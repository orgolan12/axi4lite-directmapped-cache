==> flow/design.v <==
`timescale 1ns/1ps
module cpu_translator #(
  parameter int ADDR_WIDTH      = 32,
  parameter int DATA_WIDTH      = 32,
  parameter bit WRITE_OVER_READ = 1'b1    
)(
  input  logic                     clk,
  input  logic                     rst_n,
  input  logic [ADDR_WIDTH-1:0]    s_awaddr,
  input  logic                     s_awvalid,
  output logic                     s_awready,
  input  logic [DATA_WIDTH-1:0]    s_wdata,
  input  logic [DATA_WIDTH/8-1:0]  s_wstrb,
  input  logic                     s_wvalid,
  output logic                     s_wready,
  output logic [1:0]               s_bresp,    
  output logic                     s_bvalid,
  input  logic                     s_bready,
  input  logic [ADDR_WIDTH-1:0]    s_araddr,
  input  logic                     s_arvalid,
  output logic                     s_arready,
  output logic [DATA_WIDTH-1:0]    s_rdata,
  output logic [1:0]               s_rresp,    
  output logic                     s_rvalid,
  input  logic                     s_rready,
  output logic                     core_req_valid,
  input  logic                     core_req_ready,
  output logic                     core_req_we,          
  output logic [ADDR_WIDTH-1:0]    core_req_addr,
  output logic [DATA_WIDTH-1:0]    core_req_wdata,
  output logic [DATA_WIDTH/8-1:0]  core_req_wstrb,
  input  logic                     core_resp_valid,      
  input  logic                     core_resp_is_write,   
  input  logic [DATA_WIDTH-1:0]    core_resp_rdata,      
  input  logic [1:0]               core_resp_resp,       
  output logic [2:0]               dbg_w_state,
  output logic [1:0]               dbg_r_state
);
  typedef enum logic [2:0] {
    W_IDLE    = 3'd0,
    W_HAVE_AW = 3'd1,
    W_HAVE_W  = 3'd2,
    W_ISSUE   = 3'd3,
    W_WAIT_B  = 3'd4
  } w_state_e;
  (* keep *) w_state_e w_state, w_state_n;
  logic [ADDR_WIDTH-1:0]   w_awaddr_q;
  logic [DATA_WIDTH-1:0]   w_wdata_q;
  logic [DATA_WIDTH/8-1:0] w_wstrb_q;
  typedef enum logic [1:0] {
    R_IDLE   = 2'd0,
    R_ISSUE  = 2'd1,
    R_WAIT_R = 2'd2
  } r_state_e;
  (* keep *) r_state_e r_state, r_state_n;
  logic [ADDR_WIDTH-1:0]   r_araddr_q;
  logic        b_hold_valid;
  logic [1:0]  b_hold_resp;
  logic        r_hold_valid;
  logic [1:0]  r_hold_resp;
  logic [DATA_WIDTH-1:0] r_hold_data;
  wire aw_hs = s_awvalid && s_awready;
  wire w_hs  = s_wvalid  && s_wready;
  wire ar_hs = s_arvalid && s_arready;
  wire core_busy = (w_state == W_WAIT_B) || (r_state == R_WAIT_R);
  always_ff @(posedge clk or negedge rst_n) begin
    if (!rst_n) begin
      w_state      <= W_IDLE;
      r_state      <= R_IDLE;
      w_awaddr_q   <= '0;
      w_wdata_q    <= '0;
      w_wstrb_q    <= '0;
      r_araddr_q   <= '0;
      b_hold_valid <= 1'b0;
      b_hold_resp  <= 2'b00;
      r_hold_valid <= 1'b0;
      r_hold_resp  <= 2'b00;
      r_hold_data  <= '0;
    end else begin
      w_state <= w_state_n;
      r_state <= r_state_n;
      if (aw_hs) begin
        w_awaddr_q <= s_awaddr;
      end
      if (w_hs) begin
        w_wdata_q  <= s_wdata;
        w_wstrb_q  <= s_wstrb;
      end
      if (ar_hs) begin
        r_araddr_q <= s_araddr;
      end
      if (core_resp_valid && core_resp_is_write) begin
        b_hold_valid <= 1'b1;
        b_hold_resp  <= core_resp_resp;
      end else if (b_hold_valid && s_bready) begin
        b_hold_valid <= 1'b0;
      end
      if (core_resp_valid && !core_resp_is_write) begin
        r_hold_valid <= 1'b1;
        r_hold_resp  <= core_resp_resp;
        r_hold_data  <= core_resp_rdata;
      end else if (r_hold_valid && s_rready) begin
        r_hold_valid <= 1'b0;
      end
    end
  end
  assign s_awready = (w_state == W_IDLE) || (w_state == W_HAVE_W);
  assign s_wready  = (w_state == W_IDLE) || (w_state == W_HAVE_AW);
  assign s_arready = (r_state == R_IDLE);
  wire can_issue_w = !core_busy && (w_state == W_ISSUE);
  wire can_issue_r = !core_busy && (r_state == R_ISSUE);
  wire write_addr_known = (w_state == W_HAVE_AW) || (w_state == W_ISSUE) || (w_state == W_WAIT_B);
  wire read_addr_known  = (r_state == R_ISSUE);
  wire same_addr_hazard = write_addr_known && read_addr_known && (w_awaddr_q == r_araddr_q);
  wire both_can = can_issue_w && can_issue_r;
  wire sel_w_now = (both_can && same_addr_hazard) ? 1'b1
                   : (both_can ? WRITE_OVER_READ
                               : can_issue_w);
  wire sel_r_now = (!sel_w_now) && can_issue_r;
  wire [ADDR_WIDTH-1:0]    w_addr_eff  = w_awaddr_q;
  wire [DATA_WIDTH-1:0]    w_data_eff  = w_wdata_q;
  wire [DATA_WIDTH/8-1:0]  w_strb_eff  = w_wstrb_q;
  wire [ADDR_WIDTH-1:0]    r_addr_eff  = r_araddr_q;
  assign core_req_valid = sel_w_now || sel_r_now;
  assign core_req_we    = sel_w_now;
  assign core_req_addr  = sel_w_now ? w_addr_eff : r_addr_eff;
  assign core_req_wdata = sel_w_now ? w_data_eff : '0;
  assign core_req_wstrb = sel_w_now ? w_strb_eff : '0;
  wire core_hs_now = core_req_valid && core_req_ready;
  always_comb begin
    w_state_n = w_state;
    r_state_n = r_state;
    unique case (w_state)
      W_IDLE: begin
        if      (aw_hs && w_hs) w_state_n = W_ISSUE;
        else if (aw_hs)         w_state_n = W_HAVE_AW;
        else if (w_hs)          w_state_n = W_HAVE_W;
      end
      W_HAVE_AW: begin
        if (w_hs) w_state_n = W_ISSUE;
      end
      W_HAVE_W: begin
        if (aw_hs) w_state_n = W_ISSUE;
      end
      W_ISSUE: begin
        if (core_hs_now && sel_w_now) w_state_n = W_WAIT_B;
      end
      W_WAIT_B: begin
        if (core_resp_valid && core_resp_is_write) w_state_n = W_IDLE;
      end
      default: w_state_n = W_IDLE;
    endcase
    unique case (r_state)
      R_IDLE: begin
        if (ar_hs) r_state_n = R_ISSUE;
      end
      R_ISSUE: begin
        if (core_hs_now && sel_r_now) r_state_n = R_WAIT_R;
      end
      R_WAIT_R: begin
        if (core_resp_valid && !core_resp_is_write) r_state_n = R_IDLE;
      end
      default: r_state_n = R_IDLE;
    endcase
  end
  assign s_bvalid = b_hold_valid;
  assign s_bresp  = b_hold_resp;
  assign s_rvalid = r_hold_valid;
  assign s_rresp  = r_hold_resp;
  assign s_rdata  = r_hold_data;
  assign dbg_w_state = w_state;
  assign dbg_r_state = r_state;
endmodule
==> From RTL to reports: cpu_translator <==
The steps from the RTL of cpu_translator to its reports follow in flow order.
Lines are those of the file above, counted from 1.
Library cell names are shortened.
{ "setup": {"top_module": "cpu_translator", "clock": "clk", "lib": "sky130hd", "lib_corner": "tt_025C_1v80"} }

==> Word level <==
Source: Yosys, flattened and elaborated, memories not mapped. Widths are those after wreduce. Registers that Yosys merges into a memory's read port (data or address) are not register bits. Print and check cells do not count. Equal cells are merged and count once.
{ "classes": {"n_mux": 21, "n_mul": 0, "n_eq": 15, "addsub": 0, "n_cmp": 0, "logic": 0, "n_reduce_logical": 33, "n_shift": 0, "n_div": 0} }
{ "op_table": {"columns": ["cell", "n"], "rows": [
  ["two-way mux 32 bit", 2],
  ["equality test 32 bit", 1],
  ["two-way mux 3 bit", 7],
  ["logical AND 1 bit", 18],
  ["case mux 3 bit (select 5 bit)", 1],
  ["!= test 2 bit with constant B", 7],
  ["logical OR 1 bit", 6],
  ["equality test 3 x 2 -> 1 bit with constant B", 2],
  ["case mux 2 bit (select 3 bit)", 1],
  ["two-way mux 2 bit", 3],
  ["two-way mux 1 bit", 6],
  ["AND reduction 5 bit", 1],
  ["nonzero test 2 bit", 2],
  ["!= test 4 bit with constant B", 1],
  ["two-way mux 4 bit", 1],
  ["zero test 1 bit", 3],
  ["equality test 3 x 1 -> 1 bit with constant B", 1],
  ["equality test 3 bit with constant B", 1],
  ["zero test 3 bit", 1],
  ["AND reduction 3 bit", 1],
  ["equality test 2 x 1 -> 1 bit with constant B", 1],
  ["equality test 2 bit with constant B", 1],
  ["zero test 2 bit", 1]
]} }
{ "word_totals": {"input_bits": 144, "word_cells": 80, "out_inout_bits": 116, "clocked_rd_ports_x_width": 0, "reg_bits": 143, "n_memories": 0, "rom_bits": 0, "ram_bits": 0, "latchBits": 0} }

==> Logic depth <==
Longest topological path by Yosys (ltp), each cell counted once; first at word level (registers and memories cut), then after technology mapping (sequential cells cut; the memories' decode and read muxes count).
{ "depth": {"ltp_word": 14, "abc_area": 0, "ltp_mapped": 7, "ltp_nobuf": 4} }

==> Synthesis result <==
Source: synth_stat.txt of the flow (Yosys; design flattened, memories mapped). It holds for the ABC_AREA given above (unset counts as 0); a run with the other value may have another netlist.
The area totals of this step are shown rounded.
{ "by_type": {"columns": ["cell", "n", "area_total_um2"], "rows": [
  ["dfrtp_1", 143, 3.58E+03],
  ["mux2_2", 165, 1.86E+03],
  ["and2_1", 37, 231.472],
  ["buf_4", 14, 105.101],
  ["buf_6", 7, 78.826],
  ["mux2_1", 5, 56.304],
  ["buf_2", 8, 40.038],
  ["a21o_1", 4, 30.029],
  ["nand3b_4", 1, 20.019],
  ["inv_1", 5, 18.768],
  ["nor2b_1", 3, 18.768],
  ["nor3_4", 1, 16.266],
  ["nand2_1", 4, 15.014],
  ["nand3_1", 3, 15.014],
  ["nor2_1", 4, 15.014],
  ["o41a_1", 1, 11.261],
  ["clkbuf_2", 2, 10.01],
  ["nor3_2", 1, 10.01]
]} }
Not listed: further types 7, cells in them 8.
{ "mapped": {"cell_count": 416, "yosys_area_um2": 6200, "ff_cells": 143, "seq_area_um2": 3600} }

==> Timing after synthesis <==
Source: OpenSTA report_checks on the synthesized netlist (no wires, ideal clock, input and output delay 20% of the period each), path of least setup slack; recovery checks are left aside. Register names are those of the netlist, which keeps one name where synthesis merged equal registers.
{ "synth_path": {"path_type": "flip-flop to output port", "startpoint": "register w_state[2]", "endpoint": "output core_req_addr[1]", "t_first_pin_ps": 0, "slack_ps": 151, "path_delay_ps": 1457, "t_required_ps": 1608, "path_stages": 7, "t_arrival_ps": 1457, "n_path_buf": 3, "period_ps": 2010, "synth_period_reached_ps": 1859} }
"path_delay_ps" is the arrival time less input delay plus setup time.
A path that ends at an output port has no setup time.
"path_stages" counts driving pins, that of a launching flip-flop among them; a cell with two outputs on the path counts twice.
"synth_period_reached_ps" is the clock period less the worst setup slack; recovery checks do not enter. This is arithmetic on one report: input and output delays are still those of the set period (20% each).
Between the ends stands the longest chain of elaborated cells between them, by number of cells; it is not shown to be the way that was timed. Of several equally long chains one is given.
Each line given opens the expression or statement behind the cell; cells for indexed reads and writes are added by Yosys, which also makes memories of some case tables.
{ "synth_via": {"path_cell_list": "dfrtp_1 > buf_4 > nand3b_4 > nor2b_1 > buf_6 > buf_6 > mux2_1", "elab_chain_len": 8, "cone_cells": 16} }
{ "synth_lines": {"columns": ["item", "line_no", "rtl"], "rows": [
  ["from (decl)", 46, "(* keep *) w_state_e w_state, w_state_n;"],
  ["from (assign)", 68, "w_state      <= W_IDLE;"],
  ["from (assign)", 80, "w_state <= w_state_n;"],
  ["equality test 3 bit", 65, "wire core_busy = (w_state == W_WAIT_B) || (r_state == R_WAIT_R);"],
  ["logical OR 1 bit", 65, null],
  ["zero test 1 bit", 110, "wire can_issue_w = !core_busy && (w_state == W_ISSUE);"],
  ["logical AND 1 bit", 110, null],
  ["logical AND 1 bit", 115, "wire both_can = can_issue_w && can_issue_r;"],
  ["two-way mux 1 bit", 117, ": (both_can ? WRITE_OVER_READ"],
  ["two-way mux 1 bit", 116, "wire sel_w_now = (both_can && same_addr_hazard) ? 1'b1"],
  ["two-way mux 32 bit", 126, "assign core_req_addr  = sel_w_now ? w_addr_eff : r_addr_eff;"],
  ["to (decl)", 29, "output logic [ADDR_WIDTH-1:0]    core_req_addr,"]
]} }

==> Timing after layout <==
From the final timing report of stored run 1: the path of least setup slack in the routed layout; clock arrival at registers is part of the times.
The report prints the path's times to 10 ps; the period is as set.
{ "layout_path": {"path_type": "flip-flop to output port", "startpoint": "register w_state[2]", "endpoint": "output core_req_addr[28]", "slack_ps": 340, "path_stages": 6, "period_ps": 3550, "n_path_buf": 2, "t_arrival_ps": 2500, "t_required_ps": 2840, "t_first_pin_ps": 410} }
Between the ends stands the longest chain of elaborated cells between them, by number of cells; it is not shown to be the way that was timed. Of several equally long chains one is given.
{ "layout_via": {"path_cell_list": "dfrtp_1 > nand3b_4 > nor2b_4 > buf_12 > mux2_2 > clkdlybuf4s50_1", "elab_chain_len": 8, "cone_cells": 16} }
{ "layout_lines": {"columns": ["item", "line_no", "rtl"], "rows": [
  ["from (decl)", 46, "(* keep *) w_state_e w_state, w_state_n;"],
  ["from (assign)", 68, "w_state      <= W_IDLE;"],
  ["from (assign)", 80, "w_state <= w_state_n;"],
  ["equality test 3 bit", 65, "wire core_busy = (w_state == W_WAIT_B) || (r_state == R_WAIT_R);"],
  ["logical OR 1 bit", 65, null],
  ["zero test 1 bit", 110, "wire can_issue_w = !core_busy && (w_state == W_ISSUE);"],
  ["logical AND 1 bit", 110, null],
  ["logical AND 1 bit", 115, "wire both_can = can_issue_w && can_issue_r;"],
  ["two-way mux 1 bit", 117, ": (both_can ? WRITE_OVER_READ"],
  ["two-way mux 1 bit", 116, "wire sel_w_now = (both_can && same_addr_hazard) ? 1'b1"],
  ["two-way mux 32 bit", 126, "assign core_req_addr  = sel_w_now ? w_addr_eff : r_addr_eff;"],
  ["to (decl)", 29, "output logic [ADDR_WIDTH-1:0]    core_req_addr,"]
]} }

Ticket comment

Record of 2 stored runs of the RTL-to-layout flow on cpu_translator, platform sky130hd. The runs are unordered. Constraints: input delay and output delay 20% of the set period each, output load 0.01 pF.
By "timing.achieved_period_ps" is meant the clock period of the run minus its worst setup slack. This is arithmetic on one report: input and output delays are still those of the set period (20% each).
By "worst_path_allowed_less_slack_ps" is meant the share of the clock period that the worst setup path is allowed (20% is reserved at inputs, 20% at outputs), minus its slack. Clock arrival times at its registers enter into it.
"fin_power_uw" is the tool's figure for a default switching activity; nothing was simulated.
"worst_path_allowed_less_slack_ps" is known to 10 ps.
Results are given in rounded form.
[
  {
    "run": "stored run 1",
    "settings": { "period_ns": 3.55, "CAP_MARGIN": 20, "CORE_MARGIN": 2, "CORE_UTILIZATION": 40, "SLEW_MARGIN": 20 },
    "results": { "synth_chip_area_um2": 6200, "total_die_area_um2": 16000, "finish.stdcell_area_um2": 9500, "finalUtil_frac": 0.63, "ws_setup_ps": 340, "final_setup_tns_ps": 0, "fin_power_uw": 8200, "timing.achieved_period_ps": 3210, "worst_path_allowed_less_slack_ps": 2500, "timing.worst_path_kind": "flip-flop to output port" }
  },
  {
    "run": "stored run 2",
    "settings": { "period_ns": 3.22, "CORE_UTILIZATION": 45, "SETUP_SLACK_MARGIN": 0.03, "PLACE_DENSITY": 0.55, "GPL_TIMING_DRIVEN": 0, "CTS_CLUSTER_DIAMETER": 236, "SLEW_MARGIN": 20, "MIN_ROUTING_LAYER": "met2", "CAP_MARGIN": 20, "CORE_MARGIN": 2 },
    "results": { "synth_chip_area_um2": 6200, "total_die_area_um2": 15000, "finish.stdcell_area_um2": 9600, "finalUtil_frac": 0.72, "ws_setup_ps": 130, "final_setup_tns_ps": 0, "fin_power_uw": 8900, "timing.achieved_period_ps": 3086, "worst_path_allowed_less_slack_ps": 2440, "timing.worst_path_kind": "flip-flop to output port" }
  }
]
